==> flow/design.v <==
module SIPO(
  input clk,
  input rst,
  input [15:0] fir_d,
  input fir_valid,
  output reg [15:0] fir_d_para0,
  output reg [15:0] fir_d_para1,
  output reg [15:0] fir_d_para2,
  output reg [15:0] fir_d_para3,
  output reg [15:0] fir_d_para4,
  output reg [15:0] fir_d_para5,
  output reg [15:0] fir_d_para6,
  output reg [15:0] fir_d_para7,
  output reg [15:0] fir_d_para8,
  output reg [15:0] fir_d_para9,
  output reg [15:0] fir_d_para10,
  output reg [15:0] fir_d_para11,
  output reg [15:0] fir_d_para12,
  output reg [15:0] fir_d_para13,
  output reg [15:0] fir_d_para14,
  output reg [15:0] fir_d_para15,
  output fir_para_valid
);
  reg [15:0] mem[15:0];
  reg [4:0] cnt;
  assign fir_para_valid = (cnt == 5'd16);
  always@(posedge clk)begin
    if(rst)
      cnt <= 'd0;
    else if(cnt >= 5'd16)
      cnt <= cnt;
    else if(fir_valid)
      cnt <= cnt + 1;
  end
  always@(posedge clk)begin
    if(rst)begin
      mem[0] <= 16'd0;
      mem[1] <= 16'd0;
      mem[2] <= 16'd0;
      mem[3] <= 16'd0;
      mem[4] <= 16'd0;
      mem[5] <= 16'd0;
      mem[6] <= 16'd0;
      mem[7] <= 16'd0;
      mem[8] <= 16'd0;
      mem[9] <= 16'd0;
      mem[10] <= 16'd0;
      mem[11] <= 16'd0;
      mem[12] <= 16'd0;
      mem[13] <= 16'd0;
      mem[14] <= 16'd0;
      mem[15] <= 16'd0;
    end
    else if(fir_valid)begin     
      mem[15] <= fir_d;
      mem[14] <= mem[15];
      mem[13] <= mem[14];
      mem[12] <= mem[13];
      mem[11] <= mem[12];
      mem[10] <= mem[11];
      mem[9] <= mem[10];
      mem[8] <= mem[9];
      mem[7] <= mem[8];
      mem[6] <= mem[7];
      mem[5] <= mem[6];
      mem[4] <= mem[5];
      mem[3] <= mem[4];
      mem[2] <= mem[3];
      mem[1] <= mem[2];
      mem[0] <= mem[1];
    end
  end
  always@*begin
    fir_d_para0 = mem[0];
    fir_d_para1 = mem[1];
    fir_d_para2 = mem[2];
    fir_d_para3 = mem[3];
    fir_d_para4 = mem[4];
    fir_d_para5 = mem[5];
    fir_d_para6 = mem[6];
    fir_d_para7 = mem[7];
    fir_d_para8 = mem[8];
    fir_d_para9 = mem[9];
    fir_d_para10 = mem[10];
    fir_d_para11 = mem[11];
    fir_d_para12 = mem[12];
    fir_d_para13 = mem[13];
    fir_d_para14 = mem[14];
    fir_d_para15 = mem[15];
  end
endmodule
# Reports on SIPO
# What the tools print for SIPO, step after step.
# Line numbers count from 1 in the design file above.
# Operators carry their Yosys type and port widths (W data, S select, Z words).
# Library cell names are shortened.
design:
  top: "SIPO"
  clock: "clk"
  lib: "sky130hd"
  pvt_corner: "tt_025C_1v80"

# Elaborated design
# Yosys after proc, flatten, opt, wreduce and memory -nomap, before mapping. Enables and synchronous resets that opt folds into registers are not counted as muxes. Print and check cells are not counted. Equal cells are merged and count once.
word_totals:
  inputBits: 19
  out_inout_bits: 257
  reg_bits: 261
  wordCells: 22
op_classes:
  reduce_and_logical: 1
  logic: 1
  equal: 1
  cmp: 1
  add_sub_neg: 1
ops:
  columns: ["cell", "count"]
  rows:
  - ["$add A5 B1 Y5 const B", 1]
  - ["$ge A5 B5 Y1 const B", 1]
  - ["$eq A5 B5 Y1 const B", 1]
  - ["$reduce_and A2 Y1", 1]
  - ["$not A1 Y1", 1]

# Depth
# Depth = most cells in a row (Yosys ltp): at word level without a register or memory, in the mapped netlist without a sequential cell, where the memories' decode and read muxes count.
logic_depth:
  depth_word: 3
  abc_area: 0
  depth_mapped: 5
  depth_no_buf: 4

# After synthesis
# Source: synth_stat.txt of the flow (Yosys; design flattened, memories mapped). It holds for the ABC_AREA given above (unset counts as 0); a run with the other value may have another netlist.
# Totals and module areas in this step are rounded.
mapped:
  seqArea_um2: 5200
  yosys_area_um2: 9300
  buffers: 58
  ffs: 261
  cell_count: 850
by_type:
  columns: ["cell_type", "count", "type_area_um2"]
  rows:
  - ["dfxtp_1", 261, 5.23E+03]
  - ["mux2i_1", 257, 2.57E+03]
  - ["nor2_1", 261, 979.69]
  - ["buf_6", 25, 281.52]
  - ["buf_2", 18, 90.086]
  - ["clkbuf_1", 10, 37.536]
  - ["buf_4", 4, 30.029]
  - ["ha_1", 2, 25.024]
  - ["mux2_1", 1, 11.261]
  - ["nor4bb_1", 1, 10.01]
  - ["a41oi_1", 1, 8.758]
  - ["and2b_2", 1, 8.758]
  - ["xnor2_1", 1, 8.758]
  - ["xor2_1", 1, 8.758]
  - ["inv_1", 2, 7.507]
  - ["nand3b_1", 1, 7.507]
  - ["nand4_1", 1, 6.256]
  - ["nor2b_1", 1, 6.256]
  - ["buf_1", 1, 3.754]

# Worst setup path after synthesis
# OpenSTA on the mapped netlist: ideal clock, no wires. The path of least setup slack (recovery checks aside). Input and output delay are each 20% of the period. Register names are those of the netlist, which keeps one name where synthesis merged equal registers.
synth_path:
  kind: "register -> output"
  start: "reg cnt[0]"
  end: "out fir_para_valid"
  n_path_buf: 0
  t_first_pin_ps: 0
  path_slack_ps: 322
  required_ps: 1264
  arrival_time_ps: 942
  period_ps: 1580
  driving_pins: 4
  out_delay_ps: 316
  path_delay_ps: 942
  synth_period_reached_ps: 1258
# "path_delay_ps" is the arrival time less input delay plus setup time.
# At an output port there is no setup time.
# "driving_pins" counts driving pins, that of a launching flip-flop among them; a cell with two outputs on the path counts twice.
# "synth_period_reached_ps" = period - worst setup slack (recovery checks aside). The figure is calculated, with input and output delays left at 20% of the set period.
# Between the ends stands the longest chain of elaborated cells between them, by number of cells; it is not shown to be the way that was timed. Of several equally long chains one is given.
# A line is the first line of the expression or statement that the cell stems from. Yosys adds cells for indexed reads and writes and turns some case tables into memories.
# At most two assigning lines are given for a register; there are more.
synth_between:
  cell_sequence: "dfxtp_1 > inv_1 > ha_1 > nor4bb_1"
  elab_chain_cells: 1
  cells_between: 1
  cone_lines: 1
  cone_classes: "1 x eq/ne"
synth_lines:
  columns: ["element", "line_no", "text"]
  rows:
  - ["from (decl)", 25, "reg [4:0] cnt;"]
  - ["from (assign)", 31, "cnt <= cnt;"]
  - ["from (assign)", 33, "cnt <= cnt + 1;"]
  - ["$eq A5 B5 Y1", 26, "assign fir_para_valid = (cnt == 5'd16);"]
  - ["to (decl)", 22, "output fir_para_valid"]

# Worst path after layout
# Path of least setup slack in the final report of job 1 (OpenROAD, finished layout, wires in). Where an end is a register, its clock arrival counts in the times.
# The report prints the path's times to 10 ps; the period is as set.
layout_path:
  kind: "register -> output"
  start: "reg cnt[1]"
  end: "out fir_para_valid"
  out_delay_ps: 450
  period_ps: 2270
  t_first_pin_ps: 510
  driving_pins: 5
  required_ps: 1820
  path_slack_ps: 100
  arrival_time_ps: 1710
  n_path_buf: 1
# Between the ends stands the longest chain of elaborated cells between them, by number of cells; it is not shown to be the way that was timed. Of several equally long chains one is given.
# At most two assigning lines are given for a register; there are more.
layout_between:
  cell_sequence: "dfxtp_1 > inv_1 > ha_1 > nor4bb_4 > clkbuf_2"
  elab_chain_cells: 1
  cells_between: 1
  cone_lines: 1
  cone_classes: "1 x eq/ne"
layout_lines:
  columns: ["element", "line_no", "text"]
  rows:
  - ["from (decl)", 25, "reg [4:0] cnt;"]
  - ["from (assign)", 31, "cnt <= cnt;"]
  - ["from (assign)", 33, "cnt <= cnt + 1;"]
  - ["$eq A5 B5 Y1", 26, "assign fir_para_valid = (cnt == 5'd16);"]
  - ["to (decl)", 22, "output fir_para_valid"]

# Top module SIPO; platform sky130hd; tools Yosys and OpenROAD; 2 stored runs in no particular order. Input and output delays are each 20% of the period that was set; the output load is 0.01 pF.
# "timing.achieved_period_ps" = clock period - worst setup slack. The figure is calculated, with input and output delays left at 20% of the set period.
# "worst_path_allowed_less_slack_ps" = time allowed to the worst setup path (clock period - input delay - output delay, where it has them) - its slack; a late launch clock adds to it, a late capture clock takes from it.
# "design_power_uw": no workload was simulated; the value follows from the tool's default switching activity.
# "worst_path_allowed_less_slack_ps" is known to 10 ps.
# Measured values are rounded.
runs:
  - name: "job 1"
    settings:
      period_ns: 2.27
      CORE_UTILIZATION: 66
      PLACE_DENSITY: 0.77
      CORE_MARGIN: 9
      TNS_END_PERCENT: 60
      CTS_CLUSTER_SIZE: 87
      CAP_MARGIN: 35
      SLEW_MARGIN: 20
      MAX_ROUTING_LAYER: "met5"
    results:
      final_setup_tns_ps: 0
      worst_path_allowed_less_slack_ps: 1710
      worst_setup_path_type: "register -> output"
      timing.achieved_period_ps: 2167
      design_die_area_um2: 19000
      finish.stdcell_area_um2: 13000
      yosys.chip_area_um2: 9300
      final_util_pct: 93
      final_hold_ws_ps: 400
      design_power_uw: 9700
      setup_worst_slack_ps: 100
  - name: "job 2"
    settings:
      period_ns: 0.944
      CAP_MARGIN: 20
      CORE_MARGIN: 2
      CORE_UTILIZATION: 40
      SLEW_MARGIN: 20
    results:
      final_setup_tns_ps: -54000
      final_util_pct: 70
      timing.achieved_period_ps: 1570
      yosys.chip_area_um2: 9300
      design_power_uw: 23000
      design_die_area_um2: 25000
      setup_worst_slack_ps: -630
      finish.stdcell_area_um2: 16000
      final_hold_ws_ps: 45
      worst_path_allowed_less_slack_ps: 1380
      worst_setup_path_type: "register -> output"
